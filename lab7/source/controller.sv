==> flow/design.v <==
module controller(
    input clk, n_rst, dr, lc, overflow,
    output reg cnt_up, clear, modwait, err,
    output reg [2:0] op,
    output reg [3:0] src1, src2, dest
);
reg mod;
typedef enum bit [4:0] {IDLE, LOAD1, WAIT1, LOAD2, WAIT2, LOAD3, WAIT3, LOAD4, STORE, ZERO, SORT1, SORT2, SORT3, SORT4, MUL1, ADD1, MUL2, SUB2, MUL3, ADD3, MUL4, SUB4, EIDLE} stateType;
stateType nxtstate;
stateType state;
always_ff@(posedge clk, negedge n_rst)
begin: REG_LOGIC
    if (!n_rst) begin
        state <= IDLE;
        modwait <= 0;
        end
    else begin
        state <= nxtstate;
        modwait <= mod;
        end
end
always_comb
begin:NEXT_STATE_LOGIC
    nxtstate = state;
    case(state)
        IDLE:
            begin
                if(lc)
                    nxtstate = LOAD1;
                else if (dr)
                    nxtstate = STORE;
            end
        LOAD1:
            begin
                nxtstate = WAIT1;
            end
        WAIT1:
            begin
                if(lc)
                    nxtstate = LOAD2;
            end
        LOAD2:
            begin
                nxtstate = WAIT2;
            end
        WAIT2:
            begin
                if (lc)
                    nxtstate = LOAD3;
            end
        LOAD3:
            begin
                nxtstate = WAIT3;
            end
        WAIT3:
            begin
                if(lc)
                    nxtstate = LOAD4;
            end
        LOAD4:
            begin
                nxtstate = IDLE;
            end
        STORE:
            begin
                if(!dr)
                    nxtstate = EIDLE;
                else
                    nxtstate = ZERO;
            end
        ZERO:
            begin
                nxtstate = SORT1;  
            end
        SORT1:
            begin
                nxtstate = SORT2;
            end
        SORT2:
            begin
                nxtstate = SORT3;
            end 
        SORT3: 
            begin
                nxtstate = SORT4;
            end 
        SORT4: 
            begin
                nxtstate = MUL1;
            end 
        MUL1: 
            begin
                if(overflow)
                    nxtstate = EIDLE;
                else
                    nxtstate = ADD1;
            end
        ADD1: 
            begin
                if(overflow)
                    nxtstate = EIDLE;
                else
                    nxtstate = MUL2;
            end
        MUL2: 
            begin
                if(overflow)
                    nxtstate = EIDLE;
                else
                    nxtstate = SUB2;
            end
        SUB2: 
            begin
                if(overflow)
                    nxtstate = EIDLE;
                else
                    nxtstate = MUL3;
            end
        MUL3: 
            begin
                if(overflow)
                    nxtstate = EIDLE;
                else
                    nxtstate = ADD3;
            end
        ADD3: 
            begin
                if(overflow)
                    nxtstate = EIDLE;
                else
                    nxtstate = MUL4;
            end
        MUL4: 
            begin
                if(overflow)
                    nxtstate = EIDLE;
                else
                    nxtstate = SUB4;
            end
        SUB4:
            begin
                if(overflow)
                    nxtstate = EIDLE;
                else
                    nxtstate = IDLE;
            end
        EIDLE:
            begin
                if(dr)
                    nxtstate = STORE;
            end
    endcase
end
always_comb
begin:OUT_LOGIC
    op = 0;
    src1 = 0;
    src2 = 0;
    dest = 0;
    err = 0;
    mod = 1;
    cnt_up = 0;
    clear = 0;
    case(state)
        IDLE:
            mod = 0;
        LOAD1:
            begin
                op = 3'b011;
                dest = 9;
                clear = 1;
            end
        WAIT1:
            mod = 0;
        LOAD2:
            begin
                op = 3'b011;
                dest = 8;
                clear = 1;
            end
        WAIT2:
            mod = 0;
        LOAD3:
            begin
                op = 3'b011;
                dest = 7;
                clear = 1;
            end
        WAIT3:
            mod = 0;
        LOAD4:
            begin
                op = 3'b011;
                dest = 6;
                clear = 1;
            end
        STORE:
            begin
                op = 3'b010;
                dest = 5;
            end
        ZERO:
            begin
                op = 3'b101; 
                src1 = 0;
                src2 = 0;
                dest = 0;
                cnt_up = 1;
            end
        SORT1:
            begin
                op = 3'b001;
                src1 = 2;
                dest = 1;
            end
        SORT2:
            begin
                op = 3'b001;
                src1 = 3;
                dest = 2;
            end 
        SORT3: 
            begin
                op = 3'b001;
                src1 = 4;
                dest = 3;
            end 
        SORT4: 
            begin
                op = 3'b001;
                src1 = 5;
                dest = 4;
            end 
        MUL1: 
            begin
                op = 3'b110;
                src1 = 1;
                src2 = 6;
                dest = 10;
            end
        ADD1: 
            begin
                op = 3'b100;
                src1 = 0;
                src2 = 10;
                dest = 0;
            end
        MUL2: 
            begin
                op = 3'b110;
                src1 = 2;
                src2 = 7;
                dest = 10;
            end
        SUB2: 
            begin
                op = 3'b101;
                src1 = 0;
                src2 = 10;
                dest = 0;
            end
        MUL3: 
            begin
                op = 3'b110;
                src1 = 3;
                src2 = 8;
                dest = 10;
            end
        ADD3: 
            begin
                op = 3'b100;
                src1 = 0;
                src2 = 10;
                dest = 0;
            end
        MUL4: 
            begin
                op = 3'b110;
                src1 = 4;
                src2 = 9;
                dest = 10;
            end
        SUB4:
            begin
                op = 3'b101;
                src1 = 0;
                src2 = 10;
                dest = 0;
            end
        EIDLE:
            begin
                err = 1;
                mod = 0;
            end
    endcase
end
endmodule
* Step by step through the tools: controller
The steps from the RTL of controller to its reports follow in flow order. Lines are those of the file above, counted from 1. Operators: Yosys type, input widths -> output width; for muxes data width and select width s. A cell with - has no value.
Design: top module controller, clock input clk, cell library sky130hd, library corner tt_025C_1v80

* Word level
Yosys after proc, flatten, opt, wreduce and memory -nomap, before mapping. Memory bits, and registers merged into a memory's read port (data or address), are not among the register bits. Print and check cells are not counted. Equal cells are merged and count once. Yosys's memory passes give these memory sizes; they may raise the number of words (mostly to a power of two), join words into wider ones and drop unused or constant bits.
Storage and ports: register bits after elaboration 6, bits in latches 0, bits in writable memories 0, memory bits (read-only) 576, word width x clocked read ports 0, memories kept 1, input port bits 5, output and inout port bits 19, word-level cells 46
Memories:
- (name not given) | depth 32, bits a word 18, read ports 1, write ports 0, RTL line 164 | case(state)
Cells by class: add/subtract/negate cells 0, multiply operators 0, divide/modulo/power cells 0, order comparisons 0, equality and inequality tests 25, shift operators 0, muxes and demuxes 15, bitwise logic cells 0, reduce/logical cells 3
Operator list (number):
- $pmux 5 s23 | 1
- $eq 5x4->1 const B | 8
- $mux 5 | 8
- $eq 5x5->1 const B | 7
- $reduce_bool 23->1 | 1
- $eq 5x3->1 const B | 4
- $mux 3 | 4
- $eq 5x2->1 const B | 2
- $ne 2x2->1 const B | 3
- $eq 5x1->1 const B | 1
- $logic_not 5->1 | 1
- $reduce_and 4->1 | 1
- $mux 2 | 2

* Logic depth
Yosys ltp: most cells in a row. Word level: on the elaborated netlist, between registers, memories and ports. Mapped: between sequential cells and ports; inverters and the memories' decode and read muxes count.
Logic depth: depth in word-level cells 3, ABC_AREA 1, depth in mapped cells 14, gate-level depth less buffers 14

* After synthesis
The flow's flattened synthesis, as Yosys stat reports it; memories are mapped. The netlist is that of the ABC_AREA named above (0 if unset); the other value can give another one.
Cell types:
- sky130_fd_sc_hd__nand2_1 | number 68, total area 255.245 µm²
- sky130_fd_sc_hd__dfrtp_1 | number 6, total area 150.144 µm²
- sky130_fd_sc_hd__nor2_1 | number 38, total area 142.637 µm²
- sky130_fd_sc_hd__inv_1 | number 21, total area 78.826 µm²
- sky130_fd_sc_hd__ha_1 | number 6, total area 75.072 µm²
- sky130_fd_sc_hd__nand3_1 | number 15, total area 75.072 µm²
- sky130_fd_sc_hd__o21ai_0 | number 10, total area 50.048 µm²
- sky130_fd_sc_hd__nand4_1 | number 6, total area 37.536 µm²
- sky130_fd_sc_hd__nor2_4 | number 3, total area 33.782 µm²
- sky130_fd_sc_hd__buf_4 | number 4, total area 30.029 µm²
- sky130_fd_sc_hd__a21oi_1 | number 5, total area 25.024 µm²
- sky130_fd_sc_hd__nand2_2 | number 4, total area 25.024 µm²
- sky130_fd_sc_hd__nor2_2 | number 2, total area 12.512 µm²
- sky130_fd_sc_hd__inv_2 | number 3, total area 11.261 µm²
- sky130_fd_sc_hd__a311o_1 | number 1, total area 10.01 µm²
- sky130_fd_sc_hd__buf_2 | number 2, total area 10.01 µm²
- sky130_fd_sc_hd__nand3_2 | number 1, total area 10.01 µm²
- sky130_fd_sc_hd__nor3_2 | number 1, total area 10.01 µm²
Not listed: further types 8, cells in them 8.
Synthesis totals: cell count 204, synthesis area 1093.5 µm², sequential part of the area 150.1 µm², mapped flip-flops 6, buffer cells 6

* Path before layout
Path of least setup slack by OpenSTA after synthesis, without wires, with an ideal clock, recovery checks aside; 20% of the period is set as input and as output delay. Where synthesis merged equal registers, the netlist keeps one of their names.
Timing post-synthesis: kind reg-to-output, from register state[1], to output dest[3], clock period 3100 ps, external output delay 620 ps, launch time at the first pin 0 ps, arrival 1413 ps, required time 2480 ps, slack 1067 ps, delay of the path 1413 ps, stages on the path 7, buffers on the path 0, synthesis period reached 2033 ps
"delay of the path" = arrival - input delay + setup time. A path that ends at an output port has no setup time. "stages on the path": output pins that drive a net of the path, with the launching flip-flop's if there is one; two outputs of one cell count as two. "synthesis period reached" is the clock period less the worst setup slack; recovery checks do not enter. This is arithmetic on one report: input and output delays are still those of the set period (20% each). Between the ends stands the longest chain of elaborated cells between them, by number of cells; it is not shown to be the way that was timed. Of several equally long chains one is given. A line is the first line of the expression or statement that the cell stems from. Yosys adds cells for indexed reads and writes and turns some case tables into memories. A memory read counts as a cell of the chain, while the word-level depth stops at memories.
On the way, post-synthesis: path through sky130_fd_sc_hd__dfrtp_1 -> sky130_fd_sc_hd__inv_1 -> sky130_fd_sc_hd__ha_1 -> sky130_fd_sc_hd__inv_1 -> sky130_fd_sc_hd__nor2_1 -> sky130_fd_sc_hd__nor3_1 -> sky130_fd_sc_hd__o21ai_0, cells in the longest elaborated chain 1, elaborated cells between the ends (all ways) 1, RTL lines with such cells 1, those cells by class memory (1)
RTL lines, path post-synthesis:
- from (decl) | RTL line 10 | stateType state;
- from (assign) | RTL line 14 | state <= IDLE;
- from (assign) | RTL line 18 | state <= nxtstate;
- $mem_v2 32x18 | RTL line 164 | case(state)
- to (decl) | RTL line 5 | output reg [3:0] src1, src2, dest
Some nets on the timed path still bear RTL names; the line given drives or declares the net.
Nets with RTL names, path post-synthesis (RTL line):
- src2[0] | 164

FLOW RESULTS
============

Module controller, platform sky130hd: 2 stored runs of the flow (Yosys, OpenROAD) with differing settings, in no particular order. Input and output delays are each 20% of the period that was set; the output load is 0.01 pF.

[run A] flow files
==> flow/run.sh <==
#!/bin/bash
# the make line also repeats the synthesis and layout settings of config.mk as NAME=value (left out here)
make -C /OpenROAD-flow-scripts/flow DESIGN_CONFIG=/design/flow/config.mk WORK_HOME=/design/flow/orfs CLKGATE_MAP_FILE= finish
==> flow/config.mk <==
export PLATFORM = sky130hd
export DESIGN_NAME = controller
export DESIGN_NICKNAME = controller
export VERILOG_FILES = /design/flow/design.v
export SDC_FILE = /design/flow/constraint.sdc
export NUM_CORES = 4
export LEC_CHECK = 0
export ABC_AREA = 1
export CAP_MARGIN = 20
export CELL_PAD_IN_SITES_DETAIL_PLACEMENT = 2
export CELL_PAD_IN_SITES_GLOBAL_PLACEMENT = 0
export CORE_ASPECT_RATIO = 1.26
export CORE_MARGIN = 2
export CORE_UTILIZATION = 44
export MIN_ROUTING_LAYER = met2
export PLACE_DENSITY_LB_ADDON = 0.18
export SETUP_SLACK_MARGIN = -0.0
export SLEW_MARGIN = 20
export TNS_END_PERCENT = 35
==> flow/constraint.sdc <==
create_clock -name core_clock -period 2.63 [get_ports {clk}]
set_input_delay 0.5260 -clock core_clock [delete_from_list [all_inputs] [get_ports {clk}]]
set_output_delay 0.5260 -clock core_clock [all_outputs]
set_load 0.01 [all_outputs]

[run A] result: not finished: placement ended with error DPL-0033

[run B] flow files
==> flow/run.sh <==
#!/bin/bash
# the make line also repeats the synthesis and layout settings of config.mk as NAME=value (left out here)
make -C /OpenROAD-flow-scripts/flow DESIGN_CONFIG=/design/flow/config.mk WORK_HOME=/design/flow/orfs CLKGATE_MAP_FILE= finish
==> flow/config.mk <==
export PLATFORM = sky130hd
export DESIGN_NAME = controller
export DESIGN_NICKNAME = controller
export VERILOG_FILES = /design/flow/design.v
export SDC_FILE = /design/flow/constraint.sdc
export NUM_CORES = 4
export LEC_CHECK = 0
export CAP_MARGIN = 5
export CELL_PAD_IN_SITES_GLOBAL_PLACEMENT = 3
export CORE_ASPECT_RATIO = 0.97
export CORE_MARGIN = 2
export CORE_UTILIZATION = 72
export MAX_ROUTING_LAYER = met5
export MIN_ROUTING_LAYER = met2
export PLACE_DENSITY = 0.71
export SETUP_SLACK_MARGIN = 0.32
export SLEW_MARGIN = 20
export TNS_END_PERCENT = 30
==> flow/constraint.sdc <==
create_clock -name core_clock -period 1.54 [get_ports {clk}]
set_input_delay 0.3080 -clock core_clock [delete_from_list [all_inputs] [get_ports {clk}]]
set_output_delay 0.3080 -clock core_clock [all_outputs]
set_load 0.01 [all_outputs]

[run B] result: not finished: placement ended with error GPL-0301
